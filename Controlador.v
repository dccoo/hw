==> flow/design.v <==
module Controlador(clk, opcode, IorD, ULAsrcA, ULAsrcB, Load_IR, ULA_select, RegWrite, Load_A, Load_B,
					WriteRegMux, WriteDataMux, Load_ULAOut, MemWrite, state, Load_PC, funct, shamt, 
					divStart, multStart, Load_HI, Load_LO);
	integer estado = 0;
	integer LER = 0, DECODIFICAR = 1, WAIT = 2, LOAD_ULAOUT = 3, WRITEREG = 4, LOAD_HILO = 5, TEMP = 6, DIV = 7;
	input wire clk;
	input wire[4:0] shamt;
	input wire[5:0] opcode, funct;
	output reg Load_IR, RegWrite, Load_ULAOut, Load_A, Load_B, MemWrite, Load_PC, Load_HI, Load_LO, divStart, multStart;
	output reg[2:0] IorD, ULAsrcA, ULAsrcB, ULA_select, WriteRegMux;
	output reg[4:0] WriteDataMux;
	output reg[31:0] state;
	integer afterWait;
	integer waiting = 0;
	always @(posedge clk) begin
		state = estado;
		case(estado)
			LER: begin
				Load_HI = 1'b0;
				Load_LO = 1'b0;
				Load_ULAOut = 1'b0;
				RegWrite = 1'b0;
				Load_PC = 1'b1;
				ULAsrcA = 2'b00;
				ULAsrcB = 2'b01;
				ULA_select = 3'b001;
				estado = DECODIFICAR;			
			end
			DECODIFICAR: begin
				Load_PC = 1'b0;
				Load_IR = 1'b1;
				estado = WAIT;
			end
			WAIT: begin
				Load_IR <= 1'b0;
				case(opcode)
					0: begin
						case(funct)
							20: begin					 
								Load_A = 1'b1;
								Load_B = 1'b1;
								Load_ULAOut = 1'b1;
								ULA_select = 3'b001;
								ULAsrcA = 2'b01;
								ULAsrcB = 2'b00;
								WriteRegMux = 2'b00;
								WriteDataMux = 5'b00000;								
								estado = LOAD_ULAOUT;
							end
							24: begin					 
								Load_A = 1'b1;
								Load_B = 1'b1;
								Load_ULAOut = 1'b1;
								ULA_select = 3'b011;
								ULAsrcA = 2'b01;
								ULAsrcB = 2'b00;
								WriteRegMux = 2'b00;
								WriteDataMux = 5'b00000;								
								estado = LOAD_ULAOUT;
							end
							26: begin					 
								Load_A = 1'b1;
								Load_B = 1'b1;
								ULAsrcA = 2'b01;
								ULAsrcB = 2'b00;	
								divStart = 1;	
								Load_HI = 1'b1;
								Load_LO = 1'b1;						
								estado = DIV;
								afterWait = LOAD_HILO;								
							end
							22: begin					 
								Load_A = 1'b1;
								Load_B = 1'b1;
								Load_ULAOut = 1'b1;
								ULA_select = 3'b010;
								ULAsrcA = 2'b01;
								ULAsrcB = 2'b00;
								WriteRegMux = 2'b00;
								WriteDataMux = 5'b00000;								
								estado = LOAD_ULAOUT;
							end
						endcase
					end
					8: begin							 
						Load_A = 1'b1;
						Load_B = 1'b1;
						Load_ULAOut = 1'b1;
						ULA_select = 3'b001;
						ULAsrcA = 2'b01;
						ULAsrcB = 2'b10;
						WriteRegMux = 2'b01;
						WriteDataMux = 5'b00000;
						estado = LOAD_ULAOUT;				
					end
				endcase
			end
			LOAD_ULAOUT: begin
				if(funct == 26)
					estado = WAIT;
				else
					estado = WRITEREG;
			end	
			LOAD_HILO: begin
				Load_HI = 1'b1;
				Load_LO = 1'b1;						
				estado = LER;	
			end
			WRITEREG: begin
				RegWrite = 1'b1;
				estado = LER;
			end
			DIV: begin
				estado = afterWait;
			end
			TEMP: begin
			end
		endcase
	end
endmodule
Reports on Controlador
Tool output for the design above, in the order of the flow.
Lines are those of the file above, counted from 1.
Cell names lack the library's common part.
The mark -- stands for no value.
- top: Controlador
- clock input: clk
- library: sky130hd
- timing corner: tt_025C_1v80

Word level
Source: Yosys, flattened and elaborated, memories not mapped. Widths are those after wreduce. Registers that Yosys merges into a memory's read port (data or address) are not register bits. Print and check cells do not count. Equal cells are merged and count once.
- reduce/logical cells: 20
- eq/ne operators: 21
- bitwise logic cells: 5
- muxes and demuxes at 29
- operators by type and width (kind ; number):
    32-bit two-way mux ; 5
    32-bit parallel mux with 2-bit select ; 2
    32-bit by 3-bit == test with 1-bit output (second input constant) ; 3
    32-bit by 2-bit == test with 1-bit output (second input constant) ; 2
    32-bit by 1-bit == test with 1-bit output (second input constant) ; 1
    32-bit zero test ; 1
    6-bit by 5-bit == test with 1-bit output (second input constant) ; 4
    3-bit parallel mux with 2-bit select ; 4
    5-bit AND reduction ; 4
    4-bit AND reduction ; 3
    3-bit two-way mux ; 4
    5-bit parallel mux with 2-bit select ; 1
    3-bit parallel mux with 3-bit select ; 1
    2-bit != test (second input constant) ; 4
    4-bit != test (second input constant) ; 2
    1-bit two-way mux ; 8
    2-bit nonzero test ; 3
    3-bit AND reduction ; 2
    6-bit by 4-bit == test with 1-bit output (second input constant) ; 1
    6-bit zero test ; 1
    6-bit nonzero test ; 1
    1-bit NOT ; 5
    5-bit by 4-bit != test with 1-bit output (second input constant) ; 1
    5-bit nonzero test ; 1
    5-bit two-way mux ; 1
    4-bit by 3-bit != test with 1-bit output (second input constant) ; 1
    4-bit OR reduction ; 1
    1-bit parallel mux with 2-bit select ; 2
Other operator kinds: 6; their cells: 6.
- bits of input ports: 18
- bits in registers at 87
- noted word-level cells: 89

Depth
Longest topological path by Yosys (ltp), each cell counted once; first at word level (registers and memories cut), then after technology mapping (sequential cells cut; the memories' decode and read muxes count).
- depth after elaboration at 7
- ABC_AREA at 0
- noted gate-level depth with buffers: 5
- depth with buffers taken out at 4

Netlist
Yosys stat after the flow's synthesis: flattened, memories mapped to cells. It holds for the ABC_AREA given above (unset counts as 0); a run with the other value may have another netlist.
The area totals of this step are shown rounded.
- cells by type (cell type ; number ; total area (sq um)):
    buf_4 ; 49 ; 367.853
    dfxtp_1 ; 15 ; 300.288
    edfxtp_1 ; 2 ; 60.058
    nor3_4 ; 2 ; 32.531
    nor2_1 ; 7 ; 26.275
    nor3b_2 ; 2 ; 25.024
    nand4_4 ; 1 ; 21.27
    mux2i_1 ; 2 ; 20.019
    o21ai_0 ; 4 ; 20.019
    nand2_1 ; 5 ; 18.768
    nor2b_1 ; 3 ; 18.768
    buf_2 ; 3 ; 15.014
    nand3b_1 ; 2 ; 15.014
    o21a_1 ; 2 ; 15.014
    o21ai_1 ; 3 ; 15.014
    and2_1 ; 2 ; 12.512
    nand2b_1 ; 2 ; 12.512
    or3_1 ; 2 ; 12.512
Other cell types: 18; their cells: 20.
- noted standard cells after synthesis: 128
- buffer cells at 53
- noted flip-flop cells: 17
- noted cell area after synthesis: 0.0011 sq mm

Path before layout
Path of least setup slack by OpenSTA after synthesis, without wires, with an ideal clock, recovery checks aside; 20% of the period is set as input and as output delay. Where synthesis merged equal registers, the netlist keeps one of their names.
- path kind: register to register
- start: register estado[0]
- end: register WriteRegMux[0]
- period: 1.43 ns
- path slack at 0.162 ns
- arrival at 0.945 ns
- stages at 4
- library setup time: 0.323 ns
- time at the first pin at 0.000 ns
- buffers on the path: 0
- delay of the path at 1.268 ns
- noted period reached after synthesis: 1.268 ns
"delay of the path" = arrival - input delay + setup time.
"stages": output pins that drive a net of the path, with the launching flip-flop's if there is one; two outputs of one cell count as two.
"period reached after synthesis" = period - worst setup slack (recovery checks aside). The figure is calculated, with input and output delays left at 20% of the set period.
The rows between start and end are the longest chain of elaborated cells between them; the timing report does not say that the signal goes this way. Where chains are equally long, one stands for them.
Each line given opens the expression or statement behind the cell; cells for indexed reads and writes are added by Yosys, which also makes memories of some case tables.
A register here has more assigning lines than the two given.
- cell sequence: dfxtp_1 -> nor2_1 -> nand4_4 -> nor3_4
- length of the longest elaborated chain at 3
- noted elaborated cells between the ends (all ways): 6
- noted source lines of those cells: 1
- those cells by class: eq/ne: 2; logic: 2; reduce/logical: 2
- ends and longest elaborated chain, after synthesis (element ; RTL line ; text):
    start, declared ; 4 ; integer estado = 0;
    start, assigned ; 27 ; estado = DECODIFICAR;
    start, assigned ; 114 ; estado = afterWait;
    32-bit zero test ; 17 ; case(estado)
    1-bit NOT ; -- ;
    5-bit AND reduction ; -- ;
    end, assigned ; 46 ; WriteRegMux = 2'b00;
    end, assigned ; 57 ; WriteRegMux = 2'b00;
    end, declared ; 10 ; output reg[2:0] IorD, ULAsrcA, ULAsrcB, ULA_select, WriteRegMux;

Path in the finished layout
Path of least setup slack in the final report of record 2 (OpenROAD, finished layout, wires in). Where an end is a register, its clock arrival counts in the times.
- path kind: register to register
- start: register estado[0]
- end: register WriteRegMux[0]
- time at the first pin at 0.29 ns
- buffers on the path: 0
- arrival at 1.20 ns
- period: 0.985 ns
- library setup time: 0.30 ns
- path slack at -0.22 ns
- stages at 4
The rows between start and end are the longest chain of elaborated cells between them; the timing report does not say that the signal goes this way. Where chains are equally long, one stands for them.
A register here has more assigning lines than the two given.
- cell sequence: dfxtp_2 -> nor2_4 -> nand4_4 -> nor3_4
- length of the longest elaborated chain at 3
- noted elaborated cells between the ends (all ways): 6
- noted source lines of those cells: 1
- those cells by class: eq/ne: 2; logic: 2; reduce/logical: 2
- ends and longest elaborated chain, after layout (element ; RTL line ; text):
    start, declared ; 4 ; integer estado = 0;
    start, assigned ; 27 ; estado = DECODIFICAR;
    start, assigned ; 114 ; estado = afterWait;
    32-bit zero test ; 17 ; case(estado)
    1-bit NOT ; -- ;
    5-bit AND reduction ; -- ;
    end, assigned ; 46 ; WriteRegMux = 2'b00;
    end, assigned ; 57 ; WriteRegMux = 2'b00;
    end, declared ; 10 ; output reg[2:0] IorD, ULAsrcA, ULAsrcB, ULA_select, WriteRegMux;

Lab notebook: Controlador

Measured data: module Controlador, platform sky130hd, 2 stored runs of the flow under differing settings, order arbitrary. Input and output delays are each 20% of the period that was set; the output load is 0.01 pF.
By "clock period achieved" is meant the clock period of the run minus its worst setup slack. This is arithmetic on one report: input and output delays are still those of the set period (20% each).
"time used up by the worst setup path" is the time allowed to the run's worst setup path (the clock period less input and output delay, where it has them) less its slack. Clock arrival times count: a late capture clock shortens it, a late launch clock lengthens it.
"total design power" is the tool's figure for a default switching activity; nothing was simulated.
The measured numbers are rounded.

Record 1
Settings were period_ns = 1.37; CORE_UTILIZATION = 52; SETUP_SLACK_MARGIN = 0.11; PLACE_DENSITY_LB_ADDON = 0.04; CELL_PAD_IN_SITES_DETAIL_PLACEMENT = 2; MAX_ROUTING_LAYER = met4; CAP_MARGIN = 20; CORE_MARGIN = 2; SLEW_MARGIN = 20
- incomplete, placement halted on DPL-0033

Record 2
Settings were period_ns = 0.985; CORE_UTILIZATION = 40; CELL_PAD_IN_SITES_GLOBAL_PLACEMENT = 0; TNS_END_PERCENT = 55; GPL_ROUTABILITY_DRIVEN = 1; CTS_CLUSTER_DIAMETER = 58; CAP_MARGIN = 20; CORE_MARGIN = 2; SLEW_MARGIN = 20
- chip area in the Yosys report: 0.0011 sq mm
- die area: 0.0033 sq mm
- standard-cell area after layout at 0.0014 sq mm
- utilization after routing: 0.53
- worst slack on setup checks at -0.22 ns
- setup TNS: -1.7 ns
- worst-case hold slack at 0.35 ns
- noted the total design power: 0.003 W
- clock period achieved at 1.203 ns
- time used up by the worst setup path: 1.20 ns
- critical path kind: register to register
